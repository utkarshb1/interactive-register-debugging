==> flow/design.v <==
module apb_slave #(parameter ADDRW = 32, DATAW = 32)
  (
  input 		   clk,
  input 		   rst_n,
  input [ADDRW-1:0] 	   paddr,
  input 		   pwrite,
  input 		   psel,
  input 		   penable,
  input [DATAW-1:0] 	   pwdata,
  output reg [DATAW-1:0] prdata
  );
  reg [DATAW-1:0]  reg1;
  reg [DATAW-1:0]  reg2;
  reg [DATAW-1:0]  reg3;
  reg [DATAW-1:0]  reg4;
  reg [DATAW-1:0]  reg5;
  reg [DATAW-1:0]  reg6;
  reg [DATAW-1:0]  reg7;
  reg [DATAW-1:0]  reg8;
  reg [DATAW-1:0]  reg9;
  reg [DATAW-1:0]  reg10;
  reg [1:0]   reg1_f1;  
  reg         reg1_f2;  
  reg         reg1_f3;  
  reg [27:0]  reg1_f4;
  reg [3:0]   reg2_f1;
  reg         reg2_f2;
  reg [26:0]  reg2_f3;
  reg [1:0]   reg3_f1;  
  reg [14:0]  reg3_f2;
  reg [14:0]  reg3_f3;
  reg [15:0]  reg4_f1;
  reg [15:0]  reg4_f2;
  reg [31:0]  reg5_f1;
  reg         reg6_f1;
  reg [2:0]   reg6_f2;
  reg [6:0]   reg6_f3;
  reg [12:0]  reg6_f4;
  reg [5:0]   reg6_f5;
  reg         reg7_f1;
  reg         reg7_f2;
  reg [29:0]  reg7_f3;
  reg [7:0]   reg8_f1;  
  reg [23:0]  reg8_f2;  
  reg [9:0]   reg9_f1;
  reg [9:0]   reg9_f2;
  reg [11:0]  reg9_f3;
  reg         reg10_f1;
  reg         reg10_f2;
  reg [29:0]  reg10_f3;
  reg [1:0] 		   apb_st;
  parameter logic [1:0]   SETUP = 0;
  parameter logic [1:0]   W_ENABLE = 1;
  parameter logic [1:0]   R_ENABLE = 2;
  always @(negedge rst_n or posedge clk) begin
    if (rst_n == 0) begin
      apb_st <= 0;
      prdata <= 0;
      reg1_f1 <= 2'b0;
      reg1_f2 <= 1'd1;
      reg1_f3 <= 1'd1;
      reg1_f4 <= 0;
      reg2_f1 <= 0;
      reg2_f2 <= 0;
      reg2_f3 <= 1'd1;
      reg3_f1 <= 1'd1;
      reg3_f2 <= 0;
      reg3_f3 <= 0;
      reg4_f1 <= 1'd1;
      reg4_f2 <= 16'd66;
      reg5_f1 <= 0;
      reg6_f1 <= 0;
      reg6_f2 <= 3'd2;
      reg6_f3 <= 7'd83;
      reg6_f4 <= 13'd3072;
      reg6_f5 <= 6'd36;
      reg7_f1 <= 0;
      reg7_f2 <= 1'd1;
      reg7_f3 <= 1'd1;
      reg8_f1 <= 0;
      reg8_f2 <= 0;
      reg9_f1 <= 0;
      reg9_f2 <= 0;
      reg9_f3 <= 0; 
      reg10_f1 <= 1'd1;
      reg10_f2 <= 1'd1;
      reg10_f3 <= 30'd32;
    end
    else begin
      case (apb_st)
      SETUP : begin
            prdata <= 0;
            if (psel && !penable) begin
              if (pwrite) begin
                apb_st <= W_ENABLE;
              end
              else begin
              apb_st <= R_ENABLE;
              end
            end
          end
      W_ENABLE : begin
            if (psel && penable && pwrite) begin
              case (paddr)
                32'h00000000:begin 
                  reg1_f4 <= pwdata[27:0];
                  reg1 <= {reg1_f1,reg1_f2,reg1_f3,reg1_f4};
                end 
                32'h00000004:begin
                  reg2_f1 <= pwdata[31:28];
                  reg2_f2 <= pwdata[27];
                  reg2_f3 <= pwdata[26:0];
                  reg2 <= {reg2_f1,reg2_f2,reg2_f3};
                end
                32'h00000008:begin 
                  reg3_f2 <= pwdata[29:15];
                  reg3_f3 <= pwdata[14:0];
                  reg3 <= {reg3_f1,reg3_f2,reg3_f3};
                end
                32'h0000000C:begin
                  reg4_f1 <= pwdata[31:16];
                  reg4_f2 <= pwdata[15:0];
                  reg4 <= {reg4_f1,reg4_f2};
                end
                32'h00000010:begin 
                  reg5_f1 <= pwdata;
                  reg5 <= reg5_f1;
                end
                32'h00000014:begin 
                  reg6_f1 <= pwdata[31];
                  reg6_f2 <= pwdata[28:26];
                  reg6_f3 <= pwdata[25:19];
                  reg6_f4 <= pwdata[18:6];
                  reg6_f5 <= pwdata[5:0];
                  reg6 <= {reg6_f1,2'b0,reg6_f2,reg6_f3,reg6_f4,reg6_f5};
                end
                32'h00000018:begin 
                  reg7_f1 <= pwdata[31];
                  reg7_f2 <= pwdata[30];
                  reg7_f3 <= pwdata[29:0];
                  reg7 <= {reg7_f1,reg7_f2,reg7_f3};
                end
                32'h0000001C:begin 
                  reg8_f1 <= pwdata[31:24];
                  reg8_f2 <= pwdata[23:0];
                  reg8 <= {reg8_f1,reg8_f2};
                end
                32'h00000020:begin 
                  reg9_f1 <= pwdata[31:22];
                  reg9_f2 <= pwdata[21:12];
                  reg9_f3 <= pwdata[11:0];
                  reg9 <= {reg9_f1,reg9_f2,reg9_f3};
                end
                32'h00000024:begin 
                  reg10_f1 <= pwdata[31];
                  reg10_f2 <= pwdata[30];
                  reg10_f3 <= pwdata[29:0];
                  reg10 <= {reg10_f1,reg10_f2,reg10_f3};
                end
              endcase
            end
            apb_st <= SETUP;
        end  
      R_ENABLE : begin
            if (psel && penable && !pwrite) begin
              case (paddr)
                32'h00000000:begin 
                  prdata[31:30] <= reg1_f1;
                  prdata[29]    <= reg1_f2;
                  prdata[28]    <= reg1_f3;
                  prdata[27:0]  <= reg1_f4;
                end
                32'h00000004:begin 
                  prdata[31:28] <= reg2_f1;
                  prdata[27]    <= reg2_f2;
                  prdata[26:0]  <= reg2_f3;
                end
                32'h00000008:begin 
                  prdata[31:30] <= reg3_f1;
                  prdata[29:15] <= reg3_f2;
                  prdata[14:0]  <= reg3_f3;
                end
                32'h0000000C:begin
                  prdata[31:16] <= reg4_f1;
                  prdata[15:0]  <= reg4_f2;
                end
                32'h00000010:begin 
                  prdata <= reg5_f1;
                end
                32'h00000014:begin 
                  prdata[31]    <= reg6_f1;
                  prdata[30:29] <= 2'b0;
                  prdata[28:26] <= reg6_f2;
                  prdata[25:19] <= reg6_f3;
                  prdata[18:6]  <= reg6_f4;
                  prdata[5:0]   <= reg6_f5;
                end
                32'h00000018:begin 
                  prdata[31]  <= reg7_f1;
                  prdata[30]  <= reg7_f2;
                  prdata[29:0]<= reg7_f3;
                end
                32'h00000020:begin 
                  prdata[31:22] <= reg9_f1;
                  prdata[21:12] <= reg9_f2;
                  prdata[11:0]  <= reg9_f3;
                end
                32'h00000024:begin 
                  prdata[31]  <= reg10_f1;
                  prdata[30]  <= reg10_f2;
                  prdata[29:0]<= reg10_f3;
                end
              endcase
            end
            apb_st <= SETUP;
          end
      endcase
    end
  end
endmodule
# [Reports on apb_slave]
# The steps from the RTL of apb_slave to its reports follow in flow order.
# Lines are those of the file above, counted from 1.
# Operators: Yosys type, input widths -> output width; for muxes data width and select width s.
# Cell names lack the library's common part.
# A cell with n/a has no value.
[setup] design="apb_slave" clock_port="clk" library="sky130hd" pvt_corner="tt_025C_1v80"

# [After elaboration]
# Counts by Yosys on the flattened word-level netlist (proc, flatten, opt, wreduce; memories kept). Register bits leave out memories and registers merged into their read ports (data or address). Print and check cells are left out. Cells with the same type and inputs are merged into one.
[word_totals] register_bits=314 input_bits=69 output_inout_bits=32 word_cells=104
[op_classes] eq_ne=13 mux=42 reduce_logical=24
[ops] op="$pmux 6 s9" count=2
[ops] op="$eq 32x5->1 const B" count=3
[ops] op="$pmux 3 s9" count=3
[ops] op="$eq 32x4->1 const B" count=2
[ops] op="$eq 32x6->1 const B" count=2
[ops] op="$pmux 1 s9" count=5
[ops] op="$pmux 4 s9" count=1
[ops] op="$eq 32x3->1 const B" count=1
[ops] op="$logic_not 32->1" count=1
[ops] op="$reduce_and 3->1" count=10
[ops] op="$pmux 6 s2" count=2
[ops] op="$pmux 3 s2" count=3
[ops] op="$pmux 1 s8" count=2
[ops] op="$pmux 1 s2" count=7
[ops] op="$mux 6" count=2
[ops] op="$ne 10x10->1 const B" count=1
[ops] op="$mux 3" count=3
[ops] op="$pmux 4 s2" count=1
[ops] op="$mux 1" count=7
[ops] op="$reduce_or 2->1" count=3
[ops] op="$logic_and 1x1->1" count=4
[ops] op="$ne 2x2->1 const B" count=2
[ops] op="$reduce_bool 2->1" count=2
[ops] op="$pmux 2 s2" count=1
[ops] op="$mux 4" count=1
[ops] op="$mux 2" count=2
[ops] op="$logic_not 1->1" count=2
[ops] op="$eq 2x1->1 const B" count=1
# Not listed: further kinds 3, cells in them 3.

# [Longest topological paths]
# Yosys ltp: most cells in a row. Word level: on the elaborated netlist, between registers, memories and ports. Mapped: between sequential cells and ports; inverters and the memories' decode and read muxes count.
[depth] depth_word=5 abc_area=0 depth_mapped=10 ltp_nobuf=6

# [Synthesis result]
# Source: synth_stat.txt of the flow (Yosys; design flattened, memories mapped). It holds for the ABC_AREA given above (unset counts as 0); a run with the other value may have another netlist.
[by_type] cell_type="dfrtp_1" count=296 type_area_um2=7.41E+03
[by_type] cell_type="mux2_2" count=288 type_area_um2=3243.11
[by_type] cell_type="dfstp_2" count=19 type_area_um2=499.229
[by_type] cell_type="a22oi_1" count=64 type_area_um2=480.461
[by_type] cell_type="a222oi_1" count=30 type_area_um2=300.288
[by_type] cell_type="a31o_2" count=28 type_area_um2=245.235
[by_type] cell_type="o22a_1" count=27 type_area_um2=236.477
[by_type] cell_type="mux2_1" count=19 type_area_um2=213.955
[by_type] cell_type="a31oi_1" count=30 type_area_um2=187.68
[by_type] cell_type="clkbuf_1" count=49 type_area_um2=183.926
[by_type] cell_type="o21ai_0" count=30 type_area_um2=150.144
[by_type] cell_type="buf_2" count=29 type_area_um2=145.139
[by_type] cell_type="nor4_2" count=6 type_area_um2=75.072
[by_type] cell_type="nor4_1" count=11 type_area_um2=68.816
[by_type] cell_type="nor2_1" count=9 type_area_um2=33.782
[by_type] cell_type="a21oi_1" count=5 type_area_um2=25.024
[by_type] cell_type="nand2_1" count=6 type_area_um2=22.522
[by_type] cell_type="o2111a_1" count=2 type_area_um2=22.522
# Other cell types: 31; their cells: 43.
[mapped] cells=991 area_um2=13857.0 ffs=315 buffers=81

# [Path before layout]
# Source: OpenSTA report_checks on the synthesized netlist (no wires, ideal clock, input and output delay 20% of the period each), path of least setup slack; recovery checks are left aside. Register names are those of the netlist, which keeps one name where synthesis merged equal registers.
[synth_path] path_kind="in2reg" from="input port paddr[4]" to="register reg1_f4[10]" tclk_ns=4.08 setup_ns=0.125 t_first_pin_ns=0.816 t_arrival_ns=2.850 slack_ns=1.105 path_delay_ns=2.159 path_stages=6 n_path_buf=2 synth_period_reached_ns=2.975
# "path_delay_ns" is the arrival time less input delay plus setup time.
# "path_stages": output pins that drive a net of the path, with the launching flip-flop's if there is one; two outputs of one cell count as two.
# "synth_period_reached_ns" is the clock period less the worst setup slack; recovery checks do not enter. This is arithmetic on one report: input and output delays are still those of the set period (20% each).
# The rows between start and end are the longest chain of elaborated cells between them; the timing report does not say that the signal goes this way. Where chains are equally long, one stands for them.
# A line is the first line of the expression or statement that the cell stems from. Yosys adds cells for indexed reads and writes and turns some case tables into memories.
[synth_via] path_cell_list="or4_4 > or3_1 > buf_2 > nor3_4 > buf_2 > mux2_2" elab_chain_cells=2 cells_between=2
[synth_rtl] element="start: declaration" line=5 text="input [ADDRW-1:0] paddr,"
[synth_rtl] element="$logic_not 32->1" line=104 text="case (paddr)"
[synth_rtl] element="$reduce_and 3->1"
[synth_rtl] element="end: assignment" line=62 text="reg1_f4 <= 0;"
[synth_rtl] element="end: assignment" line=106 text="reg1_f4 <= pwdata[27:0];"
[synth_rtl] element="end: declaration" line=25 text="reg [27:0]  reg1_f4;"

# [Worst path after layout]
# From the final timing report of stored run 1: the path of least setup slack in the routed layout; clock arrival at registers is part of the times.
[layout_path] path_kind="in2reg" from="input port paddr[4]" to="register reg1_f4[10]" tclk_ns=2.4 setup_ns=0.11 t_first_pin_ns=0.48 t_arrival_ns=2.73 slack_ns=0.05 path_stages=9 n_path_buf=5
# The rows between start and end are the longest chain of elaborated cells between them; the timing report does not say that the signal goes this way. Where chains are equally long, one stands for them.
[layout_via] path_cell_list="dlygate4sd2_1 > or4_4 > or3_4 > buf_6 > nor3_4 > buf_6 > buf_12 > buf_16 > mux2_2" elab_chain_cells=2 cells_between=2
[layout_rtl] element="start: declaration" line=5 text="input [ADDRW-1:0] paddr,"
[layout_rtl] element="$logic_not 32->1" line=104 text="case (paddr)"
[layout_rtl] element="$reduce_and 3->1"
[layout_rtl] element="end: assignment" line=62 text="reg1_f4 <= 0;"
[layout_rtl] element="end: assignment" line=106 text="reg1_f4 <= pwdata[27:0];"
[layout_rtl] element="end: declaration" line=25 text="reg [27:0]  reg1_f4;"

Add stored flow runs of apb_slave

Below are 2 stored runs of the flow (Yosys, OpenROAD; platform sky130hd) on apb_slave, each with its settings and what was measured, unordered. Constraints: input delay and output delay 20% of the set period each, output load 0.01 pF.
By "achieved clock period" is meant the clock period of the run minus its worst setup slack. This is arithmetic on one report: input and output delays are still those of the set period (20% each).
"worst setup path time" is the time allowed to the run's worst setup path (the clock period less input and output delay, where it has them) less its slack. Clock arrival times count: a late capture clock shortens it, a late launch clock lengthens it.
"power" is the tool's figure for a default switching activity; nothing was simulated.
[stored run 1] settings: period_ns=2.4, CAP_MARGIN=20, CORE_MARGIN=2, CORE_UTILIZATION=40, SLEW_MARGIN=20
[stored run 1] result: chip area after synthesis (Yosys) 13857.0 µm², die area 36147.5 µm², standard-cell area of the final layout 17868.4 µm², utilization 52.1 %, worst setup slack after layout 0.053 ns, power 10884 uW, achieved clock period 2.347 ns, worst setup path time 1.87 ns, worst setup path kind in2reg
[stored run 2] settings: period_ns=4.12, CORE_UTILIZATION=51, SETUP_SLACK_MARGIN=1.0, PLACE_DENSITY_LB_ADDON=0.24, CELL_PAD_IN_SITES_DETAIL_PLACEMENT=1, ABC_AREA=0, CTS_CLUSTER_DIAMETER=174, CAP_MARGIN=40, SLEW_MARGIN=5, MIN_ROUTING_LAYER=met1, CORE_MARGIN=2
[stored run 2] result: chip area after synthesis (Yosys) 13857.0 µm², die area 28505.3 µm², standard-cell area of the final layout 16733.5 µm², utilization 62.4 %, worst setup slack after layout 0.995 ns, power 6468 uW, achieved clock period 3.125 ns, worst setup path time 2.30 ns, worst setup path kind in2reg
